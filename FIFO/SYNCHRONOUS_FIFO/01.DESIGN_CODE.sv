==> flow/design.v <==
module syn_fifo( input clk,reset,
                 input write_en,read_en,
                 input [7:0]data_in,    
                output reg [7:0]data_out,
                output reg full,empty
               );
  reg [2:0]write_ptr;
  reg [2:0]read_ptr;
  reg [7:0]ram[7:0];
  always @ (posedge clk) begin
    if(reset)begin
      data_out<=0;
      write_ptr<=0;
      read_ptr<=0;
    end
    else begin
      if (write_en&&!full)begin
        ram[write_ptr]<=data_in;
         write_ptr<=write_ptr+1;
      end
      if (read_en&&!empty)begin
        data_out<=ram[read_ptr];
        read_ptr<=read_ptr+1;
      end
    end
  end
assign full = ((write_ptr + 1) % 8 == read_ptr);
assign empty=(read_ptr==write_ptr);
endmodule
# Step by step through the tools: syn_fifo
# What the tools print for syn_fifo, step after step.
# Line numbers count from 1 in the design file above.
# Operators carry their Yosys type and port widths (W data, S select, Z words).
# Library cell names are shortened.
# The mark n/a stands for no value.
# setup
design,syn_fifo
clk_port,clk
cell_library,sky130hd
lib_corner,tt_025C_1v80

# Word level
# Counts by Yosys on the flattened word-level netlist (proc, flatten, opt, wreduce; memories kept). Register bits leave out memories and registers merged into their read ports (data or address); mux counts leave out enables and synchronous resets folded into registers. Print and check cells are left out. Cells with the same type and inputs are merged into one.
# Memory sizes are those after Yosys's memory passes, which may raise the word count (mostly to a power of two), join words into wider ones and drop unused or constant bits.
# word_totals
regBits,6
mem_bits_rw,64
clocked_rd_ports_x_width,8
mem_count,1
inputBits,12
output_inout_bits,10
elab_cells,17
# memory_table
name,words,word_bits,rd,write_ports,line,text
ram,8,8,1,1,9,reg [7:0]ram[7:0];
# classes
addsub,2
eq_ne,2
mux,6
reduce_logical,4
# ops
op,count
$mux W8,2
$add A3 B1 Y3 const B,2
$eq A3 B3 Y1,2
$mux W3,2
$logic_and A1 B1 Y1,2
$logic_not A1 Y1,2
$mux W1,2

# Logic depth
# Depth = most cells in a row (Yosys ltp): at word level without a register or memory, in the mapped netlist without a sequential cell, where the memories' decode and read muxes count.
# logic_depth
ltp_word,6
abc_area,0
ltp_mapped,5

# Synthesis result
# Source: synth_stat.txt of the flow (Yosys; design flattened, memories mapped). It holds for the ABC_AREA given above (unset counts as 0); a run with the other value may have another netlist.
# synth_totals
stdcells,196
area_um2,3311.9
ffs,78
# types
cell,count,type_area_um2
edfxtp_1,64,1.92E+03
mux4_2,16,360.346
dfxtp_1,14,280.269
mux2i_1,9,90.086
o21ba_2,8,80.077
o41ai_1,8,70.067
a21oi_1,8,40.038
xor2_1,4,35.034
nand2b_1,5,31.28
buf_2,6,30.029
nor2_1,7,26.275
ha_1,2,25.024
nor3_1,5,25.024
xor3_2,1,25.024
or4_1,3,22.522
nand2_1,5,18.768
nand4_1,3,18.768
o311ai_2,1,16.266
# Other cell types: 20; their cells: 27.

# Worst setup path after synthesis
# OpenSTA on the mapped netlist: ideal clock, no wires. The path of least setup slack (recovery checks aside). Input and output delay are each 20% of the period. Register names are those of the netlist, which keeps one name where synthesis merged equal registers.
# synth_path
path_type,flip-flop to flip-flop
start,register write_ptr[1]
end,memory ram[0][0]
tclk_ns,2.78
setup_time_ns,0.383
arrival_ns,1.881
t_required_ns,2.397
path_slack_ns,0.515
path_delay_ns,2.264
path_stages,5
n_path_buf,0
synth_period_reached_ns,2.265
# "path_delay_ns" = arrival - input delay + setup time.
# "path_stages": output pins that drive a net of the path, with the launching flip-flop's if there is one; two outputs of one cell count as two.
# "synth_period_reached_ns" = period - worst setup slack (recovery checks aside). The figure is calculated, with input and output delays left at 20% of the set period.
# Between the ends stands the longest chain of elaborated cells between them, by number of cells; it is not shown to be the way that was timed. Of several equally long chains one is given.
# A line is the first line of the expression or statement that the cell stems from. Yosys adds cells for indexed reads and writes and turns some case tables into memories.
# The path ends at the enable pin of a flip-flop; only ways to that pin are counted.
# synth_via
path_cell_list,dfxtp_1 > ha_1 > xor2_1 > o31ai_1 > nor3_1
elab_chain_len,6
cells_between,8
classes_between,add/sub (1); eq/ne (1); mux (4); reduce/logical (2)
# synth_lines
item,line,text
from (decl),7,reg [2:0]write_ptr;
from (assign),13,write_ptr<=0;
from (assign),19,write_ptr<=write_ptr+1;
$add A3 B1 Y3,27,assign full = ((write_ptr + 1) % 8 == read_ptr);
$eq A3 B3 Y1,27,
$logic_not A1 Y1,17,if (write_en&&!full)begin
$logic_and A1 B1 Y1,17,
$mux W3,17,
$mux W3,11,if(reset)begin
to (decl),9,reg [7:0]ram[7:0];

# Worst path after layout
# Path of least setup slack in the final report of run 1 (OpenROAD, finished layout, wires in). Where an end is a register, its clock arrival counts in the times.
# layout_path
path_type,flip-flop to output port
start,register write_ptr[1]
end,output full
tclk_ns,2.54
arrival_ns,1.85
t_required_ns,2.03
path_slack_ns,0.18
path_stages,5
n_path_buf,1
# Between the ends stands the longest chain of elaborated cells between them, by number of cells; it is not shown to be the way that was timed. Of several equally long chains one is given.
# layout_via
path_cell_list,dfxtp_1 > ha_1 > xor3_2 > nor3_1 > dlygate4sd2_1
elab_chain_len,2
cells_between,2
classes_between,add/sub (1); eq/ne (1)
# layout_lines
item,line,text
from (decl),7,reg [2:0]write_ptr;
from (assign),13,write_ptr<=0;
from (assign),19,write_ptr<=write_ptr+1;
$add A3 B1 Y3,27,assign full = ((write_ptr + 1) % 8 == read_ptr);
$eq A3 B3 Y1,27,
to (decl),5,"output reg full,empty"

# Stored flow runs of syn_fifo (2 of them; Yosys, OpenROAD, sky130hd). They differ in their settings and are not a sequence. Constraints: input delay and output delay 20% of the set period each, output load 0.01 pF.
# A setting shown as -- is not set for that run.
item,run 1,run 2
period_ns,2.54,1.73
CORE_UTILIZATION,20,61
CAP_MARGIN,20,20
CORE_MARGIN,2,2
SLEW_MARGIN,20,20
SETUP_SLACK_MARGIN,--,0.02
PLACE_DENSITY,--,0.5
CELL_PAD_IN_SITES_DETAIL_PLACEMENT,--,0
GPL_ROUTABILITY_DRIVEN,--,1
synthArea_um2,3311.9,3311.9
dieArea_um2,17605.3,6035.0
finish.stdcell_area_um2,4195.3,4299.1
ws_setup_ns,0.182,-0.103
tns_setup_ns,0.000,-3.825
worst_hold_slack_ns,0.570,0.580
